==> flow/design.v <==
module serial_multiplier(
	input [3:0] a,
	input [3:0] b,
	input clk,
	output reg [7:0] s,
	output reg [3:0] i
);
reg c1,c2,c3,c4;
reg s1,s2,s3,s4;
reg temp1,temp2,temp3,temp4;
initial begin
	s=0;
	i=0;
end
always @(posedge clk) begin
	if (i==7) begin
		s=0;
		i=0;
	end
	else begin
		if(i==0) begin
		s1=a[0]&b[0];
		c1=0;
		s2=a[1]&b[0];
		c2=0;
		s3=a[2]&b[0];
		c3=0;
		s4=a[3]&b[0];
		c4=0;		
		end
		else if(i<4) begin
		temp1=s1;
		s1=(a[0]&b[i])^temp1;
		c1=(a[0]&b[i])&temp1;
		temp2=s2;
		s2=(a[1]&b[i])^temp2^c1;
		c2=((a[1]&b[i])^temp2)&c1 | (a[1]&b[i])&temp2;
		temp3=s3;
		s3=(a[2]&b[i])^temp3^c2;
		c3=((a[2]&b[i])^temp3)&c2 | (a[2]&b[i])&temp3;
		temp4=s4;
		s4=(a[3]&b[i])^temp4^c3;
		c4=((a[3]&b[i])^temp4)&c3 | (a[3]&b[i])&temp4;
		end
		s[i]=s1;
		s1=s2;
		s2=s3;
		s3=s4;
		s4=c4;
		i=i+1;
	end
end
endmodule
Tool chain data of serial_multiplier:

What the tools print for serial_multiplier, step after step.
Lines are those of the file above, counted from 1.
Library cell names are shortened.
The mark -- stands for no value.

* top: serial_multiplier
* clock: clk
* cell library: sky130hd
* corner: tt_025C_1v80

Word level:

Source: Yosys, flattened and elaborated, memories not mapped. Widths are those after wreduce; folded enables and synchronous resets count as part of the registers. Registers that Yosys merges into a memory's read port (data or address) are not register bits. Print and check cells do not count. Equal cells are merged and count once.

* register bits: 16
* input port bits: 9

* add/subtract/negate cells: 2
* order comparisons: 1
* equality and inequality tests: 1
* shift operators: 3
* mux-type cells: 10
* bitwise gates (word level): 28
* reduce/logical cells: 1

Operators with widths (count)
* AND 1 bit: 15
* two-way mux 1 bit: 10
* variable shift 1 x 5 -> 8 bit: 1
* variable shift 1 x 5 -> 8 bit (first input constant): 1
* AND 8 bit: 1
* OR 8 bit: 1
* inverter 8 bit: 1
* bitwise XOR 1 bit: 7
* negation 4 -> 5 bit: 1
* adder 4 x 1 -> 4 bit (second input constant): 1
* < comparator 4 x 3 -> 1 bit (second input constant): 1
* equality test 4 x 3 -> 1 bit (second input constant): 1
* variable part select 4 x 4 -> 1 bit: 1
* logical NOT 4 bit: 1
* OR 1 bit: 3

Longest topological paths:

Depth = most cells in a row (Yosys ltp): at word level without a register or memory, in the mapped netlist without a sequential cell, where the memories' decode and read muxes count.

* depth after elaboration: 10
* ABC_AREA: 1
* depth in mapped cells: 13
* depth with buffers taken out: 12

Mapped cells and area:

The flow's flattened synthesis, as Yosys stat reports it; memories are mapped. The netlist is that of the ABC_AREA named above (0 if unset); the other value can give another one.

* standard cells after synthesis: 145
* cell area after synthesis: 1053.5 um^2
* sequential part of the area: 360.3 um^2
* mapped flip-flops: 16
* buffers: 2

Cell types
* dfxtp_1: count 12, total area 240.23 um^2
* nand2_1: count 37, total area 138.883 um^2
* edfxtp_1: count 4, total area 120.115 um^2
* ha_1: count 6, total area 75.072 um^2
* inv_1: count 20, total area 75.072 um^2
* nor2_1: count 20, total area 75.072 um^2
* fa_1: count 3, total area 60.058 um^2
* a21oi_1: count 9, total area 45.043 um^2
* nand3_1: count 7, total area 35.034 um^2
* nor2_4: count 3, total area 33.782 um^2
* nand2_2: count 5, total area 31.28 um^2
* nor2_2: count 4, total area 25.024 um^2
* o21ai_0: count 3, total area 15.014 um^2
* buf_6: count 1, total area 11.261 um^2
* inv_2: count 3, total area 11.261 um^2
* nand3_2: count 1, total area 10.01 um^2
* o21ai_1: count 2, total area 10.01 um^2
* o221ai_1: count 1, total area 8.758 um^2

Not listed: further types 4, cells in them 4.

Path before layout:

Path of least setup slack by OpenSTA after synthesis, without wires, with an ideal clock, recovery checks aside; 20% of the period is set as input and as output delay. Where synthesis merged equal registers, the netlist keeps one of their names.

* kind: input to register
* start: in b[0]
* end: reg s3
* clock period: 4.84 ns
* input delay: 0.968 ns
* library setup time: 0.264 ns
* time at the first pin: 0.968 ns
* arrival: 2.595 ns
* data required time: 4.576 ns
* slack: 1.981 ns
* path delay: 1.891 ns
* driving pins on the path: 10
* buffers on the path: 0
* synthesis period reached: 2.859 ns

"path delay" = arrival - input delay + setup time.
"driving pins on the path": output pins that drive a net of the path, with the launching flip-flop's if there is one; two outputs of one cell count as two.
"synthesis period reached" = period - worst setup slack (recovery checks aside). The figure is calculated, with input and output delays left at 20% of the set period.
The rows between start and end are the longest chain of elaborated cells between them; the timing report does not say that the signal goes this way. Where chains are equally long, one stands for them.
Each line given opens the expression or statement behind the cell; cells for indexed reads and writes are added by Yosys, which also makes memories of some case tables.
At most two assigning lines are given for a register; there are more.

* path through: inv_1 -> o21ai_0 -> nand2_1 -> nor2_1 -> ha_1 -> fa_1 -> inv_1 -> fa_1 -> fa_1 -> o211ai_1
* length of the longest elaborated chain: 10
* elaborated cells on any way between the ends: 19
* classes of those cells: 1 x shift; 2 x mux; 16 x logic

Ends and longest elaborated chain, after synthesis
* start: declaration: RTL line 3 `input [3:0] b,`
* variable part select 4 x 4 -> 1 bit: RTL line 37 `c2=((a[1]&b[i])^temp2)&c1 | (a[1]&b[i])&temp2;`
* AND 1 bit: RTL line 37
* bitwise XOR 1 bit: RTL line 37
* AND 1 bit: RTL line 37
* OR 1 bit: RTL line 37
* AND 1 bit: RTL line 40 `c3=((a[2]&b[i])^temp3)&c2 | (a[2]&b[i])&temp3;`
* OR 1 bit: RTL line 40
* bitwise XOR 1 bit: RTL line 42 `s4=(a[3]&b[i])^temp4^c3;`
* two-way mux 1 bit: RTL line 31 `else if(i<4) begin`
* two-way mux 1 bit: RTL line 21 `if(i==0) begin`
* end: assignment: RTL line 26 `s3=a[2]&b[0];`
* end: assignment: RTL line 39 `s3=(a[2]&b[i])^temp3^c2;`
* end: declaration: RTL line 9 `reg s1,s2,s3,s4;`

Timing after layout:

From the final timing report of entry A: the path of least setup slack in the routed layout; clock arrival at registers is part of the times.

* kind: input to register
* start: in b[0]
* end: reg s3
* clock period: 3.38 ns
* input delay: 0.68 ns
* library setup time: 0.25 ns
* time at the first pin: 0.68 ns
* arrival: 2.98 ns
* data required time: 3.41 ns
* slack: 0.43 ns
* driving pins on the path: 11
* buffers on the path: 1

The rows between start and end are the longest chain of elaborated cells between them; the timing report does not say that the signal goes this way. Where chains are equally long, one stands for them.
At most two assigning lines are given for a register; there are more.

* path through: clkdlybuf4s50_1 -> inv_1 -> o21ai_0 -> nand2_1 -> nor2_1 -> ha_1 -> fa_1 -> inv_1 -> fa_1 -> fa_1 -> o211ai_1
* length of the longest elaborated chain: 10
* elaborated cells on any way between the ends: 19
* classes of those cells: 1 x shift; 2 x mux; 16 x logic

Ends and longest elaborated chain, after layout
* start: declaration: RTL line 3 `input [3:0] b,`
* variable part select 4 x 4 -> 1 bit: RTL line 37 `c2=((a[1]&b[i])^temp2)&c1 | (a[1]&b[i])&temp2;`
* AND 1 bit: RTL line 37
* bitwise XOR 1 bit: RTL line 37
* AND 1 bit: RTL line 37
* OR 1 bit: RTL line 37
* AND 1 bit: RTL line 40 `c3=((a[2]&b[i])^temp3)&c2 | (a[2]&b[i])&temp3;`
* OR 1 bit: RTL line 40
* bitwise XOR 1 bit: RTL line 42 `s4=(a[3]&b[i])^temp4^c3;`
* two-way mux 1 bit: RTL line 31 `else if(i<4) begin`
* two-way mux 1 bit: RTL line 21 `if(i==0) begin`
* end: assignment: RTL line 26 `s3=a[2]&b[0];`
* end: assignment: RTL line 39 `s3=(a[2]&b[i])^temp3^c2;`
* end: declaration: RTL line 9 `reg s1,s2,s3,s4;`

Ticket comment

2 stored runs of serial_multiplier in the flow (synthesis by Yosys, layout by OpenROAD, sky130hd cells), in arbitrary order. Constraints: input delay and output delay 20% of the set period each, output load 0.01 pF.
"clock period reached" is the run's clock period less its worst setup slack. It is reckoned from that one timing run; input and output delays stay at 20% of the period that was set.
"time of the worst setup path" means the part of the period allowed to the worst setup path (the constraints hold back 20% at inputs and 20% at outputs) less its slack; where the path has registers, the arrival times of their clocks count too.
"total power after layout" is the tool's figure for a default switching activity; nothing was simulated.

### Entry A

==> flow/run.sh <==
#!/bin/bash
# the make line also repeats the synthesis and layout settings of config.mk as NAME=value (left out here)
make -C /OpenROAD-flow-scripts/flow DESIGN_CONFIG=/design/flow/config.mk WORK_HOME=/design/flow/orfs CLKGATE_MAP_FILE= finish
==> flow/config.mk <==
export PLATFORM = sky130hd
export DESIGN_NAME = serial_multiplier
export DESIGN_NICKNAME = serial_multiplier
export VERILOG_FILES = /design/flow/design.v
export SDC_FILE = /design/flow/constraint.sdc
export NUM_CORES = 4
export LEC_CHECK = 0
export ABC_AREA = 1
export CAP_MARGIN = 35
export CORE_MARGIN = 5
export CORE_UTILIZATION = 55
export CTS_CLUSTER_SIZE = 83
export PLACE_DENSITY_LB_ADDON = 0.18
export SLEW_MARGIN = 20
==> flow/constraint.sdc <==
create_clock -name core_clock -period 3.38 [get_ports {clk}]
set_input_delay 0.6760 -clock core_clock [delete_from_list [all_inputs] [get_ports {clk}]]
set_output_delay 0.6760 -clock core_clock [all_outputs]
set_load 0.01 [all_outputs]

Results of entry A:
- Clock period reached: 2.949 ns
- Utilization after routing: 73.5 %
- Final worst hold slack: 0.469 ns
- Standard-cell area after layout: 1310.0 um^2
- Total power after layout: 344.6 uW
- Worst slack on setup checks: 0.431 ns
- Area inside the die boundary: 2890.7 um^2
- Time of the worst setup path: 2.27 ns
- Class of the worst setup path: input to register
- Cell area after synthesis: 1053.5 um^2
- Total negative slack: 0.000 ns

### Entry B

==> flow/run.sh <==
#!/bin/bash
# the make line also repeats the synthesis and layout settings of config.mk as NAME=value (left out here)
make -C /OpenROAD-flow-scripts/flow DESIGN_CONFIG=/design/flow/config.mk WORK_HOME=/design/flow/orfs CLKGATE_MAP_FILE= finish
==> flow/config.mk <==
export PLATFORM = sky130hd
export DESIGN_NAME = serial_multiplier
export DESIGN_NICKNAME = serial_multiplier
export VERILOG_FILES = /design/flow/design.v
export SDC_FILE = /design/flow/constraint.sdc
export NUM_CORES = 4
export LEC_CHECK = 0
export CAP_MARGIN = 20
export CELL_PAD_IN_SITES_DETAIL_PLACEMENT = 0
export CORE_MARGIN = 2
export CORE_UTILIZATION = 43
export GPL_TIMING_DRIVEN = 1
export MAX_ROUTING_LAYER = met5
export PLACE_DENSITY_LB_ADDON = 0.23
export SLEW_MARGIN = 20
==> flow/constraint.sdc <==
create_clock -name core_clock -period 4.81 [get_ports {clk}]
set_input_delay 0.9620 -clock core_clock [delete_from_list [all_inputs] [get_ports {clk}]]
set_output_delay 0.9620 -clock core_clock [all_outputs]
set_load 0.01 [all_outputs]

Results of entry B:
- Worst slack on setup checks: 1.268 ns
- Total power after layout: 226.1 uW
- Time of the worst setup path: 2.58 ns
- Class of the worst setup path: input to register
- Area inside the die boundary: 2779.9 um^2
- Clock period reached: 3.542 ns
- Utilization after routing: 56.2 %
- Standard-cell area after layout: 1255.0 um^2
- Final worst hold slack: 0.495 ns
- Total negative slack: 0.000 ns
- Cell area after synthesis: 1021.0 um^2
